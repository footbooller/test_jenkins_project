==> flow/design.v <==
`timescale 1ns / 1ps
module lte_hw_acc_scrambler #(
    parameter IN_DATA_WIDTH = 1
)
(
    input  logic                         clk,
    input  logic                         ce,
    input  logic                         rstn,
    input  logic [3:0]                   sfn,         
    input [IN_DATA_WIDTH - 1 : 0]        s_data,      
    input                                s_valid,
    output                               s_ready,
    input                                in_sof,      
    input [7:0]                          in_lof,      
    input [4:0]                          cfg_addr,
    input [30:0]                         cfg_data,
    input                                cfg_wr,
    output [IN_DATA_WIDTH - 1 : 0]       m_data,
    output                               m_valid,
    input                                m_ready,
    output                               out_sof,     
    output [7:0]                         out_lof      
);
    logic [30:0]                    x_data_1;
    logic [30:0]                    x_data_2;
    logic [19:0] [30:0]             cfg_reg;         
    logic [7:0]                     counter;
    logic                           processing;      
    logic                           transfer;
    logic [30:0]                    effective_x1;
    logic [30:0]                    effective_x2;
    assign effective_x1 = (transfer && in_sof) ? cfg_reg[2 * sfn] : x_data_1;
    assign effective_x2 = (transfer && in_sof) ? cfg_reg[2 * sfn + 1] : x_data_2;
    always @(posedge clk) begin
        if(!rstn) begin
            for (int i = 0; i < 20; i++) begin
                if (i % 2 == 0) begin
                    cfg_reg [i] = {30'b0, 1'b1};
                end
                else if (i % 2 == 1) begin
                    cfg_reg[i] = (i >> 2) << 9;
                end
            end
        end
        if(cfg_wr && !processing) begin
            cfg_reg[cfg_addr] <= cfg_data;
        end
    end
    always_ff @(posedge clk) begin
        if (!rstn) begin
            x_data_1    <= 31'b0;
            x_data_2    <= 31'b0;
            processing  <= 1'b0;
            counter     <= 8'b0;
        end else if(ce) begin
            if (transfer) begin
                if (in_sof) begin
                    x_data_1 <= {effective_x1[0] ^ effective_x1[3], effective_x1[30:1]};
                    x_data_2 <= {effective_x2[0] ^ effective_x2[1] ^ effective_x2[2] ^ effective_x2[3], effective_x2[30:1]};
                    counter <= in_lof - 8'd1;
                    processing <= 1'b1;
                end else if (processing) begin
                    x_data_1 <= {x_data_1[0] ^ x_data_1[3], x_data_1[30:1]};
                    x_data_2 <= {x_data_2[0] ^ x_data_2[1] ^ x_data_2[2] ^ x_data_2[3], x_data_2[30:1]};
                    counter <= counter - 8'd1;
                    if (counter == 8'd1) begin 
                        processing <= 1'b0;
                    end
                end
            end
        end
    end
    assign m_data   = s_data ^ (effective_x1[0] ^ effective_x2[0]);
    assign transfer = s_valid && s_ready;
    assign s_ready  = m_ready;
    assign m_valid  = s_valid;
    assign out_lof  = in_lof;
    assign out_sof  = in_sof;
endmodule
* Reports on lte_hw_acc_scrambler
The steps from the RTL of lte_hw_acc_scrambler to its reports follow in flow order. Lines are those of the file above, counted from 1. Operators: Yosys type, input widths -> output width; for muxes data width and select width s. Cell names lack the library's common part. The mark - stands for no value.
Set-up: top module lte_hw_acc_scrambler, clock input clk, library sky130hd, corner tt_025C_1v80

* Word level
Yosys after proc, flatten, opt, wreduce and memory -nomap, before mapping. Memory bits, and registers merged into a memory's read port (data or address), are not among the register bits. Print and check cells are not counted. Equal cells are merged and count once.
Operators by class: reductions and logical operators 7, muxes and demuxes 11, $add $sub $neg 4, bitwise gates (word level) 13, shift-type cells 4, $mul 3, equality and inequality tests 1
Operators by type and width (count):
- $shift 31x33->620 | 1
- $shift 31x33->620 const A | 1
- $shiftx 620x11->31 | 1
- $shiftx 620x12->31 | 1
- $and 620x620->620 | 1
- $or 620x620->620 | 1
- $not 620->620 | 1
- $mux 31 | 6
- $mul 6x5->11 const B | 1
- $mul 5x5->10 const B | 1
- $mul 4x5->9 const B | 1
- $neg 10->33 | 1
- $sub 8x1->8 const B | 2
- $mux 8 | 2
- $xor 1x1->1 | 10
- $eq 8x1->1 const B | 1
- $add 5x1->6 const B | 1
- $logic_and 1x1->1 | 3
- $reduce_and 3->1 | 1
- $mux 1 | 3
- $reduce_and 2->1 | 1
- $reduce_bool 2->1 | 1
- $logic_not 1->1 | 1
Word-level totals: elaborated cells 48, input bits 56, flip-flop bits (word level) 691

* Logic depth
Yosys ltp: most cells in a row. Word level: on the elaborated netlist, between registers, memories and ports. Mapped: between sequential cells and ports; inverters and the memories' decode and read muxes count.
Logic depth: word-level depth 8, ABC_AREA 0, mapped depth 11, mapped depth without buffers 9

* Synthesis result
Yosys stat after the flow's synthesis: flattened, memories mapped to cells. It holds for the ABC_AREA given above (unset counts as 0); a run with the other value may have another netlist. Totals and module areas in this step are rounded.
Cell types (count):
- edfxtp_1 | 620
- mux4_2 | 124
- a22o_1 | 310
- mux2_1 | 194
- mux2_2 | 174
- dfxtp_1 | 71
- clkbuf_1 | 178
- a21oi_1 | 124
- a2bb2oi_1 | 56
- a22oi_1 | 58
- nor2b_1 | 61
- o21ai_0 | 73
- buf_2 | 60
- buf_4 | 17
- nand2_1 | 32
- nor2_1 | 31
- ha_1 | 6
- mux2i_1 | 7
Other cell types: 31; their cells: 105.
Synthesis totals: flip-flop cells 691, sequential part of the area 20000 µm², standard cells after synthesis 2301, mapped area 34200 µm²

* Path before layout
OpenSTA on the mapped netlist: ideal clock, no wires. The path of least setup slack (recovery checks aside). Input and output delay are each 20% of the period. Register names are those of the netlist, which keeps one name where synthesis merged equal registers.
Timing path post-synthesis: kind input port to flip-flop, from input port cfg_wr, to register cfg_reg, data required time 35.004 ns, arrival time 33.903 ns, slack 1.100 ns, external input delay 7.340 ns, clock period 36.7 ns, driving pins on the path 1, delay of the path 28.259 ns, period reached after synthesis 35.6 ns
"delay of the path" = arrival - input delay + setup time. "driving pins on the path": output pins that drive a net of the path, with the launching flip-flop's if there is one; two outputs of one cell count as two. "period reached after synthesis" is the clock period less the worst setup slack; recovery checks do not enter. This is arithmetic on one report: input and output delays are still those of the set period (20% each). Where an end lacks its bit number, it is one bit of the signal, or one of the new flip-flops if synthesis recoded a state register. The rows between start and end are the longest chain of elaborated cells between them; the timing report does not say that the signal goes this way. Where chains are equally long, one stands for them. Each line given opens the expression or statement behind the cell; cells for indexed reads and writes are added by Yosys, which also makes memories of some case tables. A register here has more assigning lines than the two given.
On the way, post-synthesis: cell sequence nor2b_1, length of the longest elaborated chain 1
RTL lines, path post-synthesis:
- start, declared | RTL line 17 | input                                cfg_wr,
- $logic_and 1x1->1 | RTL line 45 | if(cfg_wr && !processing) begin
- end, assigned | RTL line 41 | cfg_reg[i] = (i >> 2) << 9;
- end, assigned | RTL line 46 | cfg_reg[cfg_addr] <= cfg_data;
- end, declared | RTL line 26 | logic [19:0] [30:0]             cfg_reg;

* Worst path after layout
Path of least setup slack in the final report of flow run 1 (OpenROAD, finished layout, wires in). Where an end is a register, its clock arrival counts in the times.
Timing path after layout: kind input port to output port, from input port in_sof, to output port m_data[0], slack 11.82 ns, driving pins on the path 8, external input delay 5.16 ns, data required time 20.64 ns, arrival time 8.82 ns, clock period 25.8 ns, output delay 5.16 ns
The rows between start and end are the longest chain of elaborated cells between them; the timing report does not say that the signal goes this way. Where chains are equally long, one stands for them.
On the way, after layout: cell sequence clkdlybuf4s50_1 > and3_4 > nand3_1 > o21ai_0 > a211oi_2 > xnor2_1 > xnor2_1 > clkdlybuf4s50_1, length of the longest elaborated chain 4
RTL lines, path after layout:
- start, declared | RTL line 13 | input                                in_sof,
- $logic_and 1x1->1 | RTL line 32 | assign effective_x1 = (transfer && in_sof) ? cfg_reg[2 * sfn] : x_data_1;
- $mux 31 | RTL line 32
- $xor 1x1->1 x2 | RTL line 73 | assign m_data   = s_data ^ (effective_x1[0] ^ effective_x2[0]);
- end, declared | RTL line 18 | output [IN_DATA_WIDTH - 1 : 0]       m_data,

Wiki page: lte_hw_acc_scrambler / flow data

Measured data: module lte_hw_acc_scrambler, platform sky130hd, 2 stored runs of the flow under differing settings, order arbitrary. Input and output delays are each 20% of the period that was set; the output load is 0.01 pF.
By "clock period achieved" is meant the clock period of the run minus its worst setup slack. This is arithmetic on one report: input and output delays are still those of the set period (20% each).
"time used up by the worst setup path": the worst setup path's part of the clock period (all of it between registers, 20% less for each end at a port) less its slack. A launch clock that arrives late makes it longer, a capture clock that arrives late makes it shorter.
"power consumption": no workload was simulated; the value follows from the tool's default switching activity.
Measured values are rounded.

* Flow run 1 | settings: period_ns 25.8; CAP_MARGIN 20; CORE_MARGIN 2; CORE_UTILIZATION 40; SLEW_MARGIN 20 | results: netlist area reported by Yosys 34200 µm²; full die area 87800 µm²; standard-cell area after routing 38400 µm²; utilization in the final report 45.3 %; worst slack on setup checks 11.8 ns; summed negative setup slack 0.000 ns; worst hold slack 0.503 ns; power consumption 2.80 mW; clock period achieved 13.979 ns; time used up by the worst setup path 3.66 ns; type of the worst setup path input port to output port
* Flow run 2 | settings: period_ns 43.8; CORE_UTILIZATION 28; SETUP_SLACK_MARGIN -0.69; PLACE_DENSITY_LB_ADDON 0.29; CORE_MARGIN 7; CELL_PAD_IN_SITES_GLOBAL_PLACEMENT 1; CELL_PAD_IN_SITES_DETAIL_PLACEMENT 1; GPL_TIMING_DRIVEN 0; CTS_CLUSTER_DIAMETER 317; SLEW_MARGIN 0; CAP_MARGIN 20 | results: netlist area reported by Yosys 34200 µm²; full die area 132000 µm²; standard-cell area after routing 39500 µm²; utilization in the final report 32.6 %; worst slack on setup checks 22.3 ns; summed negative setup slack 0.000 ns; worst hold slack 0.506 ns; power consumption 1.65 mW; clock period achieved 21.494 ns; time used up by the worst setup path 3.97 ns; type of the worst setup path input port to output port
